==> flow/design.v <==
`timescale 1ns / 1ps
module conv3#(parameter W1 = 9,parameter W2 = 10,parameter W3 = 21)(
input clk,
input rst,
input signed [W1-1:0] inp,
output reg signed [W3-1:0] oup,
input signed [W2-1:0] k1,k2,k3,k4,k5,k6,k7,k8,k9,
output reg En
);
wire signed [W1-1:0] R1,R2,R3,R4,R5,R6,R7,R8,R9;
localparam M1=30;
localparam M2=756;
localparam M3=814;
reg [1:0] x;
reg [4:0] y;
reg signed [W1-1:0] mem [2:0] [8:0];
reg [9:0] cou;
reg signed [W2-1:0] a1,a2,a3,a4,a5,a6,a7,a8,a9;
reg [5:0] n;
integer i,j;
initial
begin
       En=1'b0;
       x=2'd1;
       y=5'd1;
       n=5'd0;
       cou<=10'd0;
    for (i=0; i<3; i=i+1)
    begin
        for (j=0; j<9; j=j+1)
        begin
        mem[i][j]=9'd0;
        end
    end
    end
assign R1=mem[0][n];
assign R2=mem[0][n+1];
assign R3=mem[0][n+2];
assign R4=mem[1][n];
assign R5=mem[1][n+1];
assign R6=mem[1][n+2];
assign R7=mem[2][n];
assign R8=mem[2][n+1];
assign R9=mem[2][n+2];
always@(posedge clk)
begin
if (rst==1'b0)
begin
    if (cou<10'd49)
    begin
    mem[x][y]<=inp;
     if (cou==1'b1)
       begin
       a1<=k1; a2<=k2; a3<=k3; a4<=k4; a5<=k5; a6<=k6; a7<=k7; a8<=k8; a9<=k9;
       end
    end
    else 
    begin
    mem [2][y]<=9'd0;
    end 
    if (cou>10'd9 && cou<10'd59)
    begin
    oup<=a1*R1+a2*R2+a3*R3+a4*R4+a5*R5+a6*R6+a7*R7+a8*R8+a9*R9;
    En<=1'b1;
    if (y==1)
        n<=5'd5;
        else if (y==2)
        n<=5'd6;
        else
        n<=y-3;
    end
    else
    begin
    En<=1'b0;
    oup<=0;
    end
if (y==5'd3 && cou>10'd12)
begin
a1<=a7;
a2<=a8;
a3<=a9;
a4<=a1;
a5<=a2;
a6<=a3;
a7<=a4;
a8<=a5;
a9<=a6;
end
if (y==5'd7)
begin
y<=1;
if (x==2'd2)
begin
x<=2'd0;
end
else
x<=x+1'b1;
end
else
begin
y<=y+1'b1;
end
if (cou<10'd59)
begin
cou<=cou+1'b1;
end
end
end
endmodule
# Reports on conv3
# Tool output for the design above, in the order of the flow.
# Line numbers count from 1 in the design file above.
# Operators: Yosys type, input widths -> output width; for muxes data width and select width s.
setup:
  design: "conv3"
  clk_port: "clk"
  library: "sky130hd"
  corner: "tt_025C_1v80"

# Elaborated design
# Source: Yosys, flattened and elaborated, memories not mapped. Widths are those after wreduce. Registers that Yosys merges into a memory's read port (data or address) are not register bits. Print and check cells do not count. Equal cells are merged and count once.
# Memory sizes are those after Yosys's memory passes, which may raise the word count (mostly to a power of two), join words into wider ones and drop unused or constant bits.
bits:
  wordCells: 116
  ram_bits: 243
  reg_bits: 134
  out_inout_bits: 22
  n_memories: 1
  inputBits: 101
classes:
  reduce_and_logical: 10
  add_sub_neg: 26
  n_cmp: 4
  n_logic: 1
  equal: 6
  mul: 10
  mux: 42
memory_table:
  columns: ["name", "size", "word_bits", "rd", "wr", "line", "rtl"]
  rows:
  - ["mem", 27, 9, 9, 1, 16, "reg signed [W1-1:0] mem [2:0] [8:0];"]
ops:
  columns: ["operator", "n"]
  rows:
  - ["$mul 10x9->19", 9]
  - ["$mux 10", 27]
  - ["$add 21x19->21", 6]
  - ["$mux 9", 3]
  - ["$mux 5", 5]
  - ["$add 20x19->21", 1]
  - ["$gt 10x4->1 const B", 2]
  - ["$lt 10x6->1 const B", 2]
  - ["$add 19x19->20", 1]
  - ["$sub 4x5->5 const A", 4]
  - ["$mul 3x5->5 const B", 1]
  - ["$add 4x5->5 const A", 3]
  - ["$add 5x5->5 const A", 3]
  - ["$add 10x1->10 const B", 1]
  - ["$eq 10x1->1 const B", 1]
  - ["$add 5x1->5 const B", 2]
  - ["$eq 5x2->1 const B", 2]
  - ["$reduce_or 9->1", 1]
  - ["$reduce_and 2->1", 3]
  - ["$mux 1", 6]
  - ["$eq 5x1->1 const B", 1]
  - ["$add 5x2->5 const B", 1]
  - ["$sub 5x2->5 const B", 1]
  - ["$eq 5x3->1 const B", 1]
  - ["$add 5x5->5", 1]
  - ["$reduce_bool 2->1", 2]
  - ["$sub 2x2->3 const A", 1]
  - ["$reduce_and 3->1", 1]
# Not listed: further kinds 6, cells in them 7.

# Depth
# Longest topological path by Yosys (ltp), each cell counted once; first at word level (registers and memories cut), then after technology mapping (sequential cells cut; the memories' decode and read muxes count).
logic_depth:
  depth_word: 9
  ABC_AREA: 0
  mapped_depth: 46
  mapped_depth_nobuf: 38

# Netlist
# Yosys stat after the flow's synthesis: flattened, memories mapped to cells. It holds for the ABC_AREA given above (unset counts as 0); a run with the other value may have another netlist.
# Totals and module areas in this step are rounded.
mapped:
  cells: 5172
  yosys_area_mm2: 0.059
  seq_area_mm2: 0.011
  buf_cells: 254
  ffs: 377
types:
  columns: ["cell_type", "n", "area_total_um2"]
  rows:
  - ["sky130_fd_sc_hd__fa_1", 1004, 2.01E+04]
  - ["sky130_fd_sc_hd__edfxtp_1", 377, 1.13E+04]
  - ["sky130_fd_sc_hd__mux4_2", 319, 7184.39]
  - ["sky130_fd_sc_hd__inv_1", 1103, 4.14E+03]
  - ["sky130_fd_sc_hd__ha_1", 215, 2690.08]
  - ["sky130_fd_sc_hd__mux2_2", 184, 2.07E+03]
  - ["sky130_fd_sc_hd__nand2_1", 431, 1.62E+03]
  - ["sky130_fd_sc_hd__mux2i_1", 161, 1.61E+03]
  - ["sky130_fd_sc_hd__nor2b_1", 220, 1376.32]
  - ["sky130_fd_sc_hd__nand2b_1", 146, 913.376]
  - ["sky130_fd_sc_hd__and2_1", 130, 813.28]
  - ["sky130_fd_sc_hd__nor2_1", 152, 570.547]
  - ["sky130_fd_sc_hd__xnor2_1", 64, 560.538]
  - ["sky130_fd_sc_hd__clkbuf_1", 117, 439.171]
  - ["sky130_fd_sc_hd__o21ai_0", 79, 395.379]
  - ["sky130_fd_sc_hd__or2_2", 59, 369.104]
  - ["sky130_fd_sc_hd__a21oi_1", 63, 315.302]
  - ["sky130_fd_sc_hd__buf_1", 82, 307.795]
# Not listed: further types 33, cells in them 266.

# Path before layout
# Source: OpenSTA report_checks on the synthesized netlist (no wires, ideal clock, input and output delay 20% of the period each), path of least setup slack; recovery checks are left aside. Register names are those of the netlist, which keeps one name where synthesis merged equal registers.
synth_path:
  path_kind: "register to register"
  from: "register n[1]"
  to: "register oup[20]"
  path_buffers: 8
  period_ps: 13300
  delay_ps: 11848
  t_required_ps: 13035
  setup_ps: 265
  stages: 42
  slack_ps: 1452
  t_first_pin_ps: 0
  arrival_time_ps: 11583
  period_less_setup_slack_ps: 11848
# "delay_ps" = arrival - input delay + setup time.
# "stages": output pins that drive a net of the path, with the launching flip-flop's if there is one; two outputs of one cell count as two.
# "period_less_setup_slack_ps" is the clock period less the worst setup slack; recovery checks do not enter. This is arithmetic on one report: input and output delays are still those of the set period (20% each).
# Between the ends stands the longest chain of elaborated cells between them, by number of cells; it is not shown to be the way that was timed. Of several equally long chains one is given.
# Each line given opens the expression or statement behind the cell; cells for indexed reads and writes are added by Yosys, which also makes memories of some case tables.
# A memory read counts as a cell of the chain, while the word-level depth stops at memories.
# A register here has more assigning lines than the two given.
synth_via:
  cell_sequence: "sky130_fd_sc_hd__edfxtp_1 -> sky130_fd_sc_hd__buf_2 -> sky130_fd_sc_hd__clkbuf_1 -> sky130_fd_sc_hd__buf_2 -> sky130_fd_sc_hd__inv_1 -> sky130_fd_sc_hd__buf_1 -> sky130_fd_sc_hd__ha_1 -> sky130_fd_sc_hd__xor2_1 -> sky130_fd_sc_hd__clkinv_1 -> sky130_fd_sc_hd__clkbuf_1 -> sky130_fd_sc_hd__ha_1 -> sky130_fd_sc_hd__mux2i_1 -> sky130_fd_sc_hd__xnor2_1 -> sky130_fd_sc_hd__buf_2 -> sky130_fd_sc_hd__clkbuf_1 -> sky130_fd_sc_hd__clkbuf_1 -> sky130_fd_sc_hd__o21ai_0 -> sky130_fd_sc_hd__o21ai_1 -> (+6 left out) -> sky130_fd_sc_hd__inv_1 -> sky130_fd_sc_hd__fa_1 -> sky130_fd_sc_hd__inv_1 -> sky130_fd_sc_hd__fa_1 -> sky130_fd_sc_hd__fa_1 -> sky130_fd_sc_hd__fa_1 -> sky130_fd_sc_hd__fa_1 -> sky130_fd_sc_hd__inv_1 -> sky130_fd_sc_hd__fa_1 -> sky130_fd_sc_hd__inv_1 -> sky130_fd_sc_hd__ha_1 -> sky130_fd_sc_hd__o21ai_0 -> sky130_fd_sc_hd__a21boi_0 -> sky130_fd_sc_hd__and3_1 -> sky130_fd_sc_hd__o31a_1 -> sky130_fd_sc_hd__o22ai_1 -> sky130_fd_sc_hd__xnor2_1 -> sky130_fd_sc_hd__nor2_1"
  elab_chain_len: 13
  cells_between: 29
  classes_between: "add/sub: 19; mul: 9; memory: 1"
synth_lines:
  columns: ["item", "line", "rtl"]
  rows:
  - ["from (decl)", 19, "reg [5:0] n;"]
  - ["from (assign)", 66, "n<=5'd5;"]
  - ["from (assign)", 70, "n<=y-3;"]
  - ["$add 5x1->5", 37, "assign R2=mem[0][n+1];"]
  - ["$sub 4x5->5", 37, null]
  - ["$add 5x5->5", 37, null]
  - ["$mem_v2 27x9", 16, "reg signed [W1-1:0] mem [2:0] [8:0];"]
  - ["$mul 10x9->19", 63, "oup<=a1*R1+a2*R2+a3*R3+a4*R4+a5*R5+a6*R6+a7*R7+a8*R8+a9*R9;"]
  - ["$add 19x19->20", 63, null]
  - ["$add 20x19->21", 63, null]
  - ["$add 21x19->21 x6", 63, null]
  - ["to (assign)", 63, null]
  - ["to (assign)", 75, "oup<=0;"]
  - ["to (decl)", 6, "output reg signed [W3-1:0] oup,"]

# Path in the finished layout
# Path of least setup slack in the final report of record 2 (OpenROAD, finished layout, wires in). Where an end is a register, its clock arrival counts in the times.
# The path's times are printed in steps of 10 ps; the period is the one set.
layout_path:
  path_kind: "register to register"
  from: "register n[0]"
  to: "register oup[16]"
  slack_ps: -970
  t_required_ps: 9770
  setup_ps: 260
  stages: 38
  t_first_pin_ps: 680
  path_buffers: 6
  period_ps: 9350
  arrival_time_ps: 10740
# Between the ends stands the longest chain of elaborated cells between them, by number of cells; it is not shown to be the way that was timed. Of several equally long chains one is given.
# A memory read counts as a cell of the chain, while the word-level depth stops at memories.
# A register here has more assigning lines than the two given.
layout_via:
  cell_sequence: "sky130_fd_sc_hd__edfxtp_1 -> sky130_fd_sc_hd__buf_4 -> sky130_fd_sc_hd__inv_4 -> sky130_fd_sc_hd__ha_4 -> sky130_fd_sc_hd__buf_8 -> sky130_fd_sc_hd__clkinv_4 -> sky130_fd_sc_hd__ha_4 -> sky130_fd_sc_hd__xor2_4 -> sky130_fd_sc_hd__xnor2_4 -> sky130_fd_sc_hd__clkbuf_16 -> sky130_fd_sc_hd__mux4_2 -> sky130_fd_sc_hd__mux4_2 -> sky130_fd_sc_hd__mux2i_2 -> sky130_fd_sc_hd__buf_6 -> sky130_fd_sc_hd__buf_12 -> sky130_fd_sc_hd__nor2b_1 -> sky130_fd_sc_hd__fa_1 -> sky130_fd_sc_hd__fa_1 -> (+2 left out) -> sky130_fd_sc_hd__fa_1 -> sky130_fd_sc_hd__fa_1 -> sky130_fd_sc_hd__inv_1 -> sky130_fd_sc_hd__fa_1 -> sky130_fd_sc_hd__fa_1 -> sky130_fd_sc_hd__fa_1 -> sky130_fd_sc_hd__fa_1 -> sky130_fd_sc_hd__inv_1 -> sky130_fd_sc_hd__fa_1 -> sky130_fd_sc_hd__inv_2 -> sky130_fd_sc_hd__ha_4 -> sky130_fd_sc_hd__or3_4 -> sky130_fd_sc_hd__o21ai_4 -> sky130_fd_sc_hd__nand3_2 -> sky130_fd_sc_hd__buf_6 -> sky130_fd_sc_hd__a21oi_4 -> sky130_fd_sc_hd__xor2_4 -> sky130_fd_sc_hd__nor2_1"
  elab_chain_len: 13
  cells_between: 29
  classes_between: "add/sub: 19; mul: 9; memory: 1"
layout_lines:
  columns: ["item", "line", "rtl"]
  rows:
  - ["from (decl)", 19, "reg [5:0] n;"]
  - ["from (assign)", 66, "n<=5'd5;"]
  - ["from (assign)", 70, "n<=y-3;"]
  - ["$add 5x1->5", 37, "assign R2=mem[0][n+1];"]
  - ["$sub 4x5->5", 37, null]
  - ["$add 5x5->5", 37, null]
  - ["$mem_v2 27x9", 16, "reg signed [W1-1:0] mem [2:0] [8:0];"]
  - ["$mul 10x9->19", 63, "oup<=a1*R1+a2*R2+a3*R3+a4*R4+a5*R5+a6*R6+a7*R7+a8*R8+a9*R9;"]
  - ["$add 19x19->20", 63, null]
  - ["$add 20x19->21", 63, null]
  - ["$add 21x19->21 x6", 63, null]
  - ["to (assign)", 63, null]
  - ["to (assign)", 75, "oup<=0;"]
  - ["to (decl)", 6, "output reg signed [W3-1:0] oup,"]

Add stored flow runs of conv3

Settings and measured results of 2 stored flow runs for module conv3 (sky130hd), not sorted in any way. The constraints put input and output delay at 20% of the set period each and load the outputs with 0.01 pF.
"period_reached_ps": clock period set for the run, less the worst setup slack. It is reckoned from that one timing run; input and output delays stay at 20% of the period that was set.
"worstPathTime_ps": the worst setup path's part of the clock period (all of it between registers, 20% less for each end at a port) less its slack. A launch clock that arrives late makes it longer, a capture clock that arrives late makes it shorter.
"worstPathTime_ps" is known to 10 ps.
Values from the reports are rounded here.

--- record 1 ---
==> flow/run.sh <==
#!/bin/bash
# the make line also repeats the synthesis and layout settings of config.mk as NAME=value (left out here)
make -C /OpenROAD-flow-scripts/flow DESIGN_CONFIG=/design/flow/config.mk WORK_HOME=/design/flow/orfs CLKGATE_MAP_FILE= finish
==> flow/config.mk <==
export PLATFORM = sky130hd
export DESIGN_NAME = conv3
export DESIGN_NICKNAME = conv3
export VERILOG_FILES = /design/flow/design.v
export SDC_FILE = /design/flow/constraint.sdc
export NUM_CORES = 4
export LEC_CHECK = 0
export ABC_AREA = 1
export CAP_MARGIN = 25
export CELL_PAD_IN_SITES_GLOBAL_PLACEMENT = 3
export CORE_MARGIN = 2
export CORE_UTILIZATION = 68
export CTS_CLUSTER_SIZE = 85
export PLACE_DENSITY_LB_ADDON = 0.16
export SLEW_MARGIN = 20
==> flow/constraint.sdc <==
create_clock -name core_clock -period 13.4 [get_ports {clk}]
set_input_delay 2.6800 -clock core_clock [delete_from_list [all_inputs] [get_ports {clk}]]
set_output_delay 2.6800 -clock core_clock [all_outputs]
set_load 0.01 [all_outputs]

==> results, as YAML <==
outcome: "incomplete, placement halted on FLW-0024"

--- record 2 ---
==> flow/run.sh <==
#!/bin/bash
# the make line also repeats the synthesis and layout settings of config.mk as NAME=value (left out here)
make -C /OpenROAD-flow-scripts/flow DESIGN_CONFIG=/design/flow/config.mk WORK_HOME=/design/flow/orfs CLKGATE_MAP_FILE= finish
==> flow/config.mk <==
export PLATFORM = sky130hd
export DESIGN_NAME = conv3
export DESIGN_NICKNAME = conv3
export VERILOG_FILES = /design/flow/design.v
export SDC_FILE = /design/flow/constraint.sdc
export NUM_CORES = 4
export LEC_CHECK = 0
export CAP_MARGIN = 20
export CELL_PAD_IN_SITES_DETAIL_PLACEMENT = 0
export CORE_MARGIN = 7
export CORE_UTILIZATION = 20
export CTS_CLUSTER_DIAMETER = 60
export PLACE_DENSITY = 0.57
export SETUP_SLACK_MARGIN = 0.4
export SLEW_MARGIN = 20
==> flow/constraint.sdc <==
create_clock -name core_clock -period 9.35 [get_ports {clk}]
set_input_delay 1.8700 -clock core_clock [delete_from_list [all_inputs] [get_ports {clk}]]
set_output_delay 1.8700 -clock core_clock [all_outputs]
set_load 0.01 [all_outputs]

==> results, as YAML <==
results:
  post_route_stdcell_area_mm2: 0.073
  worstPathTime_ps: 10320
  timing.worst_path_kind: "register to register"
  period_reached_ps: 10322
  tns_setup_ps: -11000
  timing.setup.ws_ps: -970
  design_die_area_mm2: 0.31
  yosys_chip_area_mm2: 0.059
